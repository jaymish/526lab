==> flow/design.v <==
`timescale 1ns/1ns 
module ram(DATA, OE, WS, CS, ADDR);
parameter width=8,depth=256;
input OE, WS, CS; 
input [4:0] ADDR;
inout  [width-1:0] DATA; 
reg [width-1:0] memory [0:depth-1];
assign DATA= (OE & !CS) ? memory[ADDR]:8'bZ;
always @(posedge WS ) 
begin
	if(!CS)
	begin
		if(!OE)
		begin
				#1 memory[ADDR]=DATA;
		end	
	end
end
endmodule
From RTL to reports: ram
The steps from the RTL of ram to its reports follow in flow order.
Line numbers count from 1 in the design file above.
Operators: Yosys type, input widths -> output width; for muxes data width and select width s.
Cell names lack the library's common part.
The mark -- stands for no value.
- top: ram
- clock: WS
- library: sky130hd
- library corner: tt_025C_1v80

Word level
Counts by Yosys on the flattened word-level netlist (proc, flatten, opt, wreduce; memories kept). Register bits leave out memories and registers merged into their read ports (data or address); mux counts leave out enables and synchronous resets folded into registers. Print and check cells are left out. Cells with the same type and inputs are merged into one.
Memory sizes are those after Yosys's memory passes, which may raise the word count (mostly to a power of two), join words into wider ones and drop unused or constant bits.
- register bits after elaboration at 0
- noted bits in latches: 0
- noted memory bits (writable): 2048
- memory bits (read-only): 0
- word width x clocked read ports: 0
- memory cells: 1
- bits of input ports at 8
- noted output and inout port bits: 8
- cells after elaboration at 10
- memory list (memory ; depth ; width ; rd ports ; write ports ; line ; text):
    memory ; 256 ; 8 ; 1 ; 1 ; 7 ; reg [width-1:0] memory [0:depth-1];
- add/sub/neg operators at 0
- $mul at 0
- noted divide/modulo/power cells: 0
- order comparisons: 0
- equal/unequal tests: 0
- shift operators: 0
- muxes and demuxes at 7
- bitwise gates (word level) at 1
- reduce/logical cells: 1
- operators with widths (operator ; count):
    $mux 8 ; 5
    $mux 1 ; 2
    $and 1x1->1 ; 1
    $logic_not 1->1 ; 1

Longest topological paths
Yosys ltp: most cells in a row. Word level: on the elaborated netlist, between registers, memories and ports. Mapped: between sequential cells and ports; inverters and the memories' decode and read muxes count.
- depth in word-level cells at 5
- ABC_AREA: 0
- depth in mapped cells at 7
- depth with buffers taken out: 4

After synthesis
The flow's flattened synthesis, as Yosys stat reports it; memories are mapped. The netlist is that of the ABC_AREA named above (0 if unset); the other value can give another one.
The area totals of this step are shown rounded.
- cells by type (type ; count ; area in all (sq um)):
    edfxtp_1 ; 256 ; 7.69E+03
    mux4_2 ; 42 ; 945.907
    mux4_1 ; 18 ; 472.954
    mux2i_1 ; 34 ; 340.326
    nor2_1 ; 26 ; 97.594
    buf_6 ; 7 ; 78.826
    mux2_2 ; 7 ; 78.826
    nor3_1 ; 13 ; 65.062
    o22a_1 ; 6 ; 52.55
    buf_2 ; 10 ; 50.048
    buf_4 ; 5 ; 37.536
    nand2b_1 ; 6 ; 37.536
    a221oi_2 ; 2 ; 30.029
    nand2_1 ; 8 ; 30.029
    o221ai_2 ; 2 ; 30.029
    and2_1 ; 4 ; 25.024
    o21ai_0 ; 5 ; 25.024
    buf_12 ; 1 ; 20.019
Not listed: further types 11, cells in them 17.
- noted standard cells after synthesis: 469
- mapped area at 10200 sq um
- noted area of sequential cells: 7690 sq um
- noted flip-flops: 256
- buffer cells: 25

Timing after synthesis
Path of least setup slack by OpenSTA after synthesis, without wires, with an ideal clock, recovery checks aside; 20% of the period is set as input and as output delay. Where synthesis merged equal registers, the netlist keeps one of their names.
- kind: input to output
- from: in ADDR[0]
- to: out DATA[0]
- clock period at 5.91 ns
- external input delay: 1.182 ns
- noted output delay: 1.182 ns
- launch time at the first pin: 1.182 ns
- noted arrival: 3.666 ns
- noted required time: 4.728 ns
- noted path slack: 1.062 ns
- delay of the path at 2.484 ns
- stages on the path: 5
- noted buffers on the path: 3
- period reached after synthesis: 4.848 ns
"delay of the path" is the arrival time less input delay plus setup time.
At an output port there is no setup time.
"stages on the path" counts driving pins, that of a launching flip-flop among them; a cell with two outputs on the path counts twice.
"period reached after synthesis" is the clock period less the worst setup slack; recovery checks do not enter. This is arithmetic on one report: input and output delays are still those of the set period (20% each).
The rows between start and end are the longest chain of elaborated cells between them; the timing report does not say that the signal goes this way. Where chains are equally long, one stands for them.
Each line given opens the expression or statement behind the cell; cells for indexed reads and writes are added by Yosys, which also makes memories of some case tables.
The chain passes a memory read, where the word-level depth is cut; so it can be longer than that depth.
- cell sequence: buf_6 > buf_2 > buf_2 > mux2_2 > o21ai_0
- noted length of the longest elaborated chain: 2
- noted elaborated cells between the ends (all ways): 2
- source lines of those cells at 2
- classes of those cells: mux (1); memory (1)
- ends and longest elaborated chain, after synthesis (element ; line ; text):
    start: declaration ; 5 ; input [4:0] ADDR;
    $mem_v2 256x8 ; 7 ; reg [width-1:0] memory [0:depth-1];
    $mux 8 ; 8 ; assign DATA= (OE & !CS) ? memory[ADDR]:8'bZ;
    end: declaration ; 6 ; inout  [width-1:0] DATA;

Timing after layout
From the final timing report of run 1: the path of least setup slack in the routed layout; clock arrival at registers is part of the times.
- kind: input to output
- from: in ADDR[0]
- to: out DATA[6]
- clock period at 4.57 ns
- external input delay: 0.91 ns
- noted output delay: 0.91 ns
- launch time at the first pin: 0.91 ns
- noted arrival: 2.99 ns
- noted required time: 3.66 ns
- noted path slack: 0.66 ns
- stages on the path: 6
- noted buffers on the path: 2
The rows between start and end are the longest chain of elaborated cells between them; the timing report does not say that the signal goes this way. Where chains are equally long, one stands for them.
The chain passes a memory read, where the word-level depth is cut; so it can be longer than that depth.
- cell sequence: buf_2 > buf_4 > mux4_1 > mux2i_1 > o22a_1 > o21ai_2
- noted length of the longest elaborated chain: 2
- noted elaborated cells between the ends (all ways): 2
- source lines of those cells at 2
- classes of those cells: mux (1); memory (1)
- ends and longest elaborated chain, post-layout (element ; line ; text):
    start: declaration ; 5 ; input [4:0] ADDR;
    $mem_v2 256x8 ; 7 ; reg [width-1:0] memory [0:depth-1];
    $mux 8 ; 8 ; assign DATA= (OE & !CS) ? memory[ADDR]:8'bZ;
    end: declaration ; 6 ; inout  [width-1:0] DATA;

Ticket comment

2 stored runs of ram in the flow (synthesis by Yosys, layout by OpenROAD, sky130hd cells), in arbitrary order. Constraints: input delay and output delay 20% of the set period each, output load 0.01 pF.
"achieved period" is the run's clock period less its worst setup slack. It is reckoned from that one timing run; input and output delays stay at 20% of the period that was set.
"overall power": no workload was simulated; the value follows from the tool's default switching activity.
The measured numbers are rounded.

Run 1
Settings were period_ns = 4.57; CORE_UTILIZATION = 33; CAP_MARGIN = 20; CORE_MARGIN = 2; SLEW_MARGIN = 20
- noted the chip area after synthesis (Yosys): 10200 sq um
- noted the worst hold slack in the final report: 0.494 ns
- noted the total die area: 32400 sq um
- standard-cell area after layout at 11900 sq um
- sum of negative setup slack at 0.000 ns
- noted the achieved period: 3.906 ns
- noted the overall power: 4840 µW
- lowest setup slack: 0.664 ns

Run 2
Settings were period_ns = 7.64; CORE_UTILIZATION = 24; PLACE_DENSITY_LB_ADDON = 0.1; CORE_ASPECT_RATIO = 0.68; ABC_AREA = 1; GPL_TIMING_DRIVEN = 1; GPL_ROUTABILITY_DRIVEN = 1; CTS_CLUSTER_SIZE = 80; SLEW_MARGIN = 35; CAP_MARGIN = 20; CORE_MARGIN = 2
- noted the chip area after synthesis (Yosys): 10800 sq um
- noted the worst hold slack in the final report: 1.35 ns
- noted the total die area: 46600 sq um
- standard-cell area after layout at 12400 sq um
- sum of negative setup slack at 0.000 ns
- noted the achieved period: 5.544 ns
- noted the overall power: 3140 µW
- lowest setup slack: 2.10 ns
