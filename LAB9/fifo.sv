==> flow/design.v <==
`timescale 1 ns / 1 ns
module FIFO_final(data_out, empty, almost_size_empty, full, almost_size_full, valid, overflow, underflow, count, data_in, clk, rd_en, wr_en, rst_n);
parameter depth=32, almost_size=2, count_size=5,width=8;
input clk, rst_n, rd_en, wr_en;
input [width-1:0]data_in;
output reg [width-1:0]data_out=0;
output reg empty, almost_size_empty, full, almost_size_full, valid, overflow, underflow ;
output reg [count_size:0] count=0; 
reg [count_size:0] temp;
reg [width-1:0] memory [0:depth-1];
reg [count_size-1:0] wr_p=0, rd_p=0;
initial
begin
	for(temp=0;temp<depth;temp=temp+1)
		memory[temp]=0;
end
always @( posedge clk or posedge rst_n)
begin
   if( rst_n )
   begin
      data_out <= 0;
	  for(temp=0;temp<depth;temp=temp+1)
		memory[temp]=0;
   end
   else
   begin
   end
end
always @(posedge clk)
begin
   if( wr_en && !full )
      memory[wr_p] <= data_in;
   else
      memory[wr_p] <= memory[wr_p];
end
always @ (posedge clk or posedge rst_n)
begin 
	if(rst_n)
	begin
		wr_p <= 0;
		rd_p <= 0;
	end
	else
	begin
		if(!full && wr_en)
		wr_p <= wr_p+1;
		else
		wr_p <= wr_p;
		if(!empty && rd_en)
		rd_p <= rd_p+1;
		else
		rd_p <= rd_p;
		if(full && wr_en)
		overflow <= 1;
		else
		overflow <= 0;
		if(empty && rd_en)
		underflow <= 1;
		else
		underflow <= 0;
	end
end
always @(posedge clk or posedge rst_n)
begin
   if( rst_n )
       count <= 0;
   else if( (!full && wr_en) && ( !empty && rd_en ) )
       count <= count;
   else if( !full && wr_en )
       count <= count + 1;
   else if( !empty && rd_en )
       count <= count - 1;
   else
      count <= count;
end
always @(count)
begin
if(count==0)
begin
  empty = 1 ;
  end
  else
  empty = 0;
if(count<=almost_size)
  almost_size_empty = 1 ;
  else
  almost_size_empty = 0;
if(count>=(depth-almost_size))
  almost_size_full = 1 ;
  else
  almost_size_full = 0;
  if(count==depth)
   full = 1;
   else
   full = 0;
end
endmodule
**Step by step through the tools: FIFO_final**

What the tools print for FIFO_final, step after step.
Lines are those of the file above, counted from 1.
Operators carry their Yosys type and port widths (W data, S select, Z words).
Cell names lack the library's common part.
A cell with n/a has no value.

- Top: FIFO_final
- Clock input: clk
- Cell library: sky130hd
- Library corner: tt_025C_1v80

**Word-level counts**

Yosys after proc, flatten, opt, wreduce and memory -nomap, before mapping. Print and check cells are not counted. Equal cells are merged and count once.

- Bitwise gates (word level): 1
- Muxes and demuxes: 8
- Reductions and logical operators: 10
- Add/sub/neg operators: 2
- Eq/ne operators: 1
- $lt $le $gt $ge: 2

Operator list:

| cell | number |
|---|---|
| $mux W6 | 2 |
| $add A6 B1 Y6 const B | 1 |
| $sub A6 B1 Y6 const B | 1 |
| $le A6 B2 Y1 const B | 1 |
| $ge A6 B5 Y1 const B | 1 |
| $eq A6 B6 Y1 const B | 1 |
| $logic_not A6 Y1 | 1 |
| $mux W1 | 6 |
| $logic_and A1 B1 Y1 | 5 |
| $logic_not A1 Y1 | 2 |
| $reduce_and A2 Y1 | 1 |
| $reduce_bool A2 Y1 | 1 |
| $not A1 Y1 | 1 |

- Flip-flop bits (word level): 8
- Bits of input ports: 12
- Word-level cells: 27

**Logic depth**

Longest topological path by Yosys (ltp), each cell counted once; first at word level (registers and memories cut), then after technology mapping (sequential cells cut; the memories' decode and read muxes count).

- Depth in word-level cells: 7
- ABC_AREA: 1
- Gate-level depth with buffers: 15
- Mapped depth without buffers: 15

**Netlist**

Source: synth_stat.txt of the flow (Yosys; design flattened, memories mapped). It holds for the ABC_AREA given above (unset counts as 0); a run with the other value may have another netlist.

- Standard cells after synthesis: 96
- Mapped flip-flops: 8
- Cell area after synthesis: 690.7 µm²
- Buffers: 9

Cell types:

| cell type | number | area in all (µm²) |
|---|---|---|
| dfrtp_1 | 6 | 150.144 |
| nand2_1 | 29 | 108.854 |
| buf_4 | 9 | 67.565 |
| edfxtp_1 | 2 | 60.058 |
| ha_1 | 4 | 50.048 |
| inv_1 | 12 | 45.043 |
| nand3_1 | 6 | 30.029 |
| xor2_1 | 3 | 26.275 |
| nand2_2 | 4 | 25.024 |
| nor2_2 | 4 | 25.024 |
| fa_1 | 1 | 20.019 |
| nor2_1 | 5 | 18.768 |
| a21oi_1 | 3 | 15.014 |
| o21ai_1 | 3 | 15.014 |
| nand3_2 | 1 | 10.01 |
| xnor2_1 | 1 | 8.758 |
| nand4_1 | 1 | 6.256 |
| nor3_1 | 1 | 5.005 |
| conb_1 | 1 | 3.754 |

**Timing after synthesis**

Source: OpenSTA report_checks on the synthesized netlist (no wires, ideal clock, input and output delay 20% of the period each), path of least setup slack; recovery checks are left aside. Register names are those of the netlist, which keeps one name where synthesis merged equal registers.

- Path kind: in2reg
- Start point: in wr_en
- End point: reg count[5]
- Input delay: 0.850 ns
- Arrival: 1.781 ns
- Buffers on the path: 0
- Period: 4.25 ns
- Data required time: 4.133 ns
- Path delay: 1.048 ns
- Driving pins on the path: 9
- Slack: 2.352 ns
- Setup time: 0.117 ns
- Period reached after synthesis: 1.898 ns

"path delay" = arrival - input delay + setup time.
"driving pins on the path": output pins that drive a net of the path, with the launching flip-flop's if there is one; two outputs of one cell count as two.
"period reached after synthesis" = period - worst setup slack (recovery checks aside). The figure is calculated, with input and output delays left at 20% of the set period.
Between the ends stands the longest chain of elaborated cells between them, by number of cells; it is not shown to be the way that was timed. Of several equally long chains one is given.
Each line given opens the expression or statement behind the cell; cells for indexed reads and writes are added by Yosys, which also makes memories of some case tables.
A register here has more assigning lines than the two given.

- Path through: nand2_2 ha_1 nand2_1 nor3_1 nor2_1 nand3_1 nand2_1 nand2_1 nand2_1
- Length of the longest elaborated chain: 4

RTL lines, path after synthesis:

| what | RTL line | RTL |
|---|---|---|
| start: declaration | 4 | `input clk, rst_n, rd_en, wr_en;` |
| $logic_and A1 B1 Y1 (2 in a row) | 67 | `else if( (!full && wr_en) && ( !empty && rd_en ) )` |
| $not A1 Y1 | n/a |  |
| $reduce_and A2 Y1 | n/a |  |
| end: assignment | 68 | `count <= count;` |
| end: assignment | 70 | `count <= count + 1;` |
| end: declaration | 8 | `output reg [count_size:0] count=0;` |

**Worst path after layout**

From the final timing report of record 1: the path of least setup slack in the routed layout; clock arrival at registers is part of the times.

- Path kind: reg2reg
- Start point: reg count[5]
- End point: reg count[4]
- Buffers on the path: 1
- Driving pins on the path: 12
- Slack: -0.32 ns
- Arrival: 1.96 ns
- Data required time: 1.64 ns
- Setup time: 0.11 ns
- Period: 1.48 ns

Between the ends stands the longest chain of elaborated cells between them, by number of cells; it is not shown to be the way that was timed. Of several equally long chains one is given.
A register here has more assigning lines than the two given.

- Path through: dfrtp_1 nand2_2 inv_2 nand3_4 nand2_8 buf_4 fa_2 nand3_1 nand2_1 xor2_1 nand2_1 o21ai_1
- Length of the longest elaborated chain: 7

RTL lines, path after layout:

| what | RTL line | RTL |
|---|---|---|
| start: declaration | 8 | `output reg [count_size:0] count=0;` |
| start: assignment | 68 | `count <= count;` |
| start: assignment | 70 | `count <= count + 1;` |
| $eq A6 B6 Y1 | 92 | `if(count==depth)` |
| $mux W1 | 92 |  |
| $logic_not A1 Y1 | 67 | `else if( (!full && wr_en) && ( !empty && rd_en ) )` |
| $logic_and A1 B1 Y1 (2 in a row) | 67 |  |
| $not A1 Y1 | n/a |  |
| $reduce_and A2 Y1 | n/a |  |
| end: assignment | 68 |  |
| end: assignment | 70 |  |
| end: declaration | 8 |  |

Ticket comment

Below are 2 stored runs of the flow (Yosys, OpenROAD; platform sky130hd) on FIFO_final, each with its settings and what was measured, unordered. Constraints: input delay and output delay 20% of the set period each, output load 0.01 pF.
"period achieved" = clock period - worst setup slack. The figure is calculated, with input and output delays left at 20% of the set period.
"critical setup path time" means the part of the period allowed to the worst setup path (the constraints hold back 20% at inputs and 20% at outputs) less its slack; where the path has registers, the arrival times of their clocks count too.
"total power of the final layout" rests on the timing tool's default activity at the inputs, not on a simulated workload.

### Record 1

Settings: `period_ns=1.48`, `CORE_UTILIZATION=40`, `PLACE_DENSITY_LB_ADDON=0.26`, `CORE_ASPECT_RATIO=1.84`, `ABC_AREA=1`, `CTS_CLUSTER_SIZE=52`, `CAP_MARGIN=35`, `SLEW_MARGIN=40`, `MIN_ROUTING_LAYER=met2`, `MAX_ROUTING_LAYER=met4`, `CORE_MARGIN=2`

- Worst setup slack after layout: -0.322 ns
- Mapped cell area after synthesis: 690.7 µm²
- Critical setup path time: 1.80 ns
- Worst path kind: reg2reg
- Utilization of the finished layout: 75.0 %
- Die size: 2090.7 µm²
- Standard-cell area of the final layout: 1219.9 µm²
- Total power of the final layout: 2797 µW
- Period achieved: 1.802 ns
- Setup TNS: -1.678 ns

### Record 2

Settings: `period_ns=1.48`, `CORE_UTILIZATION=23`, `CORE_ASPECT_RATIO=1.64`, `CORE_MARGIN=3`, `ABC_AREA=0`, `GPL_TIMING_DRIVEN=0`, `CTS_CLUSTER_SIZE=55`, `CTS_CLUSTER_DIAMETER=195`, `SLEW_MARGIN=15`, `MIN_ROUTING_LAYER=met1`, `CAP_MARGIN=20`

- Worst setup slack after layout: -0.965 ns
- Mapped cell area after synthesis: 630.6 µm²
- Critical setup path time: 2.45 ns
- Worst path kind: reg2reg
- Utilization of the finished layout: 40.6 %
- Die size: 3425.2 µm²
- Standard-cell area of the final layout: 1027.2 µm²
- Total power of the final layout: 2006 µW
- Period achieved: 2.445 ns
- Setup TNS: -7.317 ns
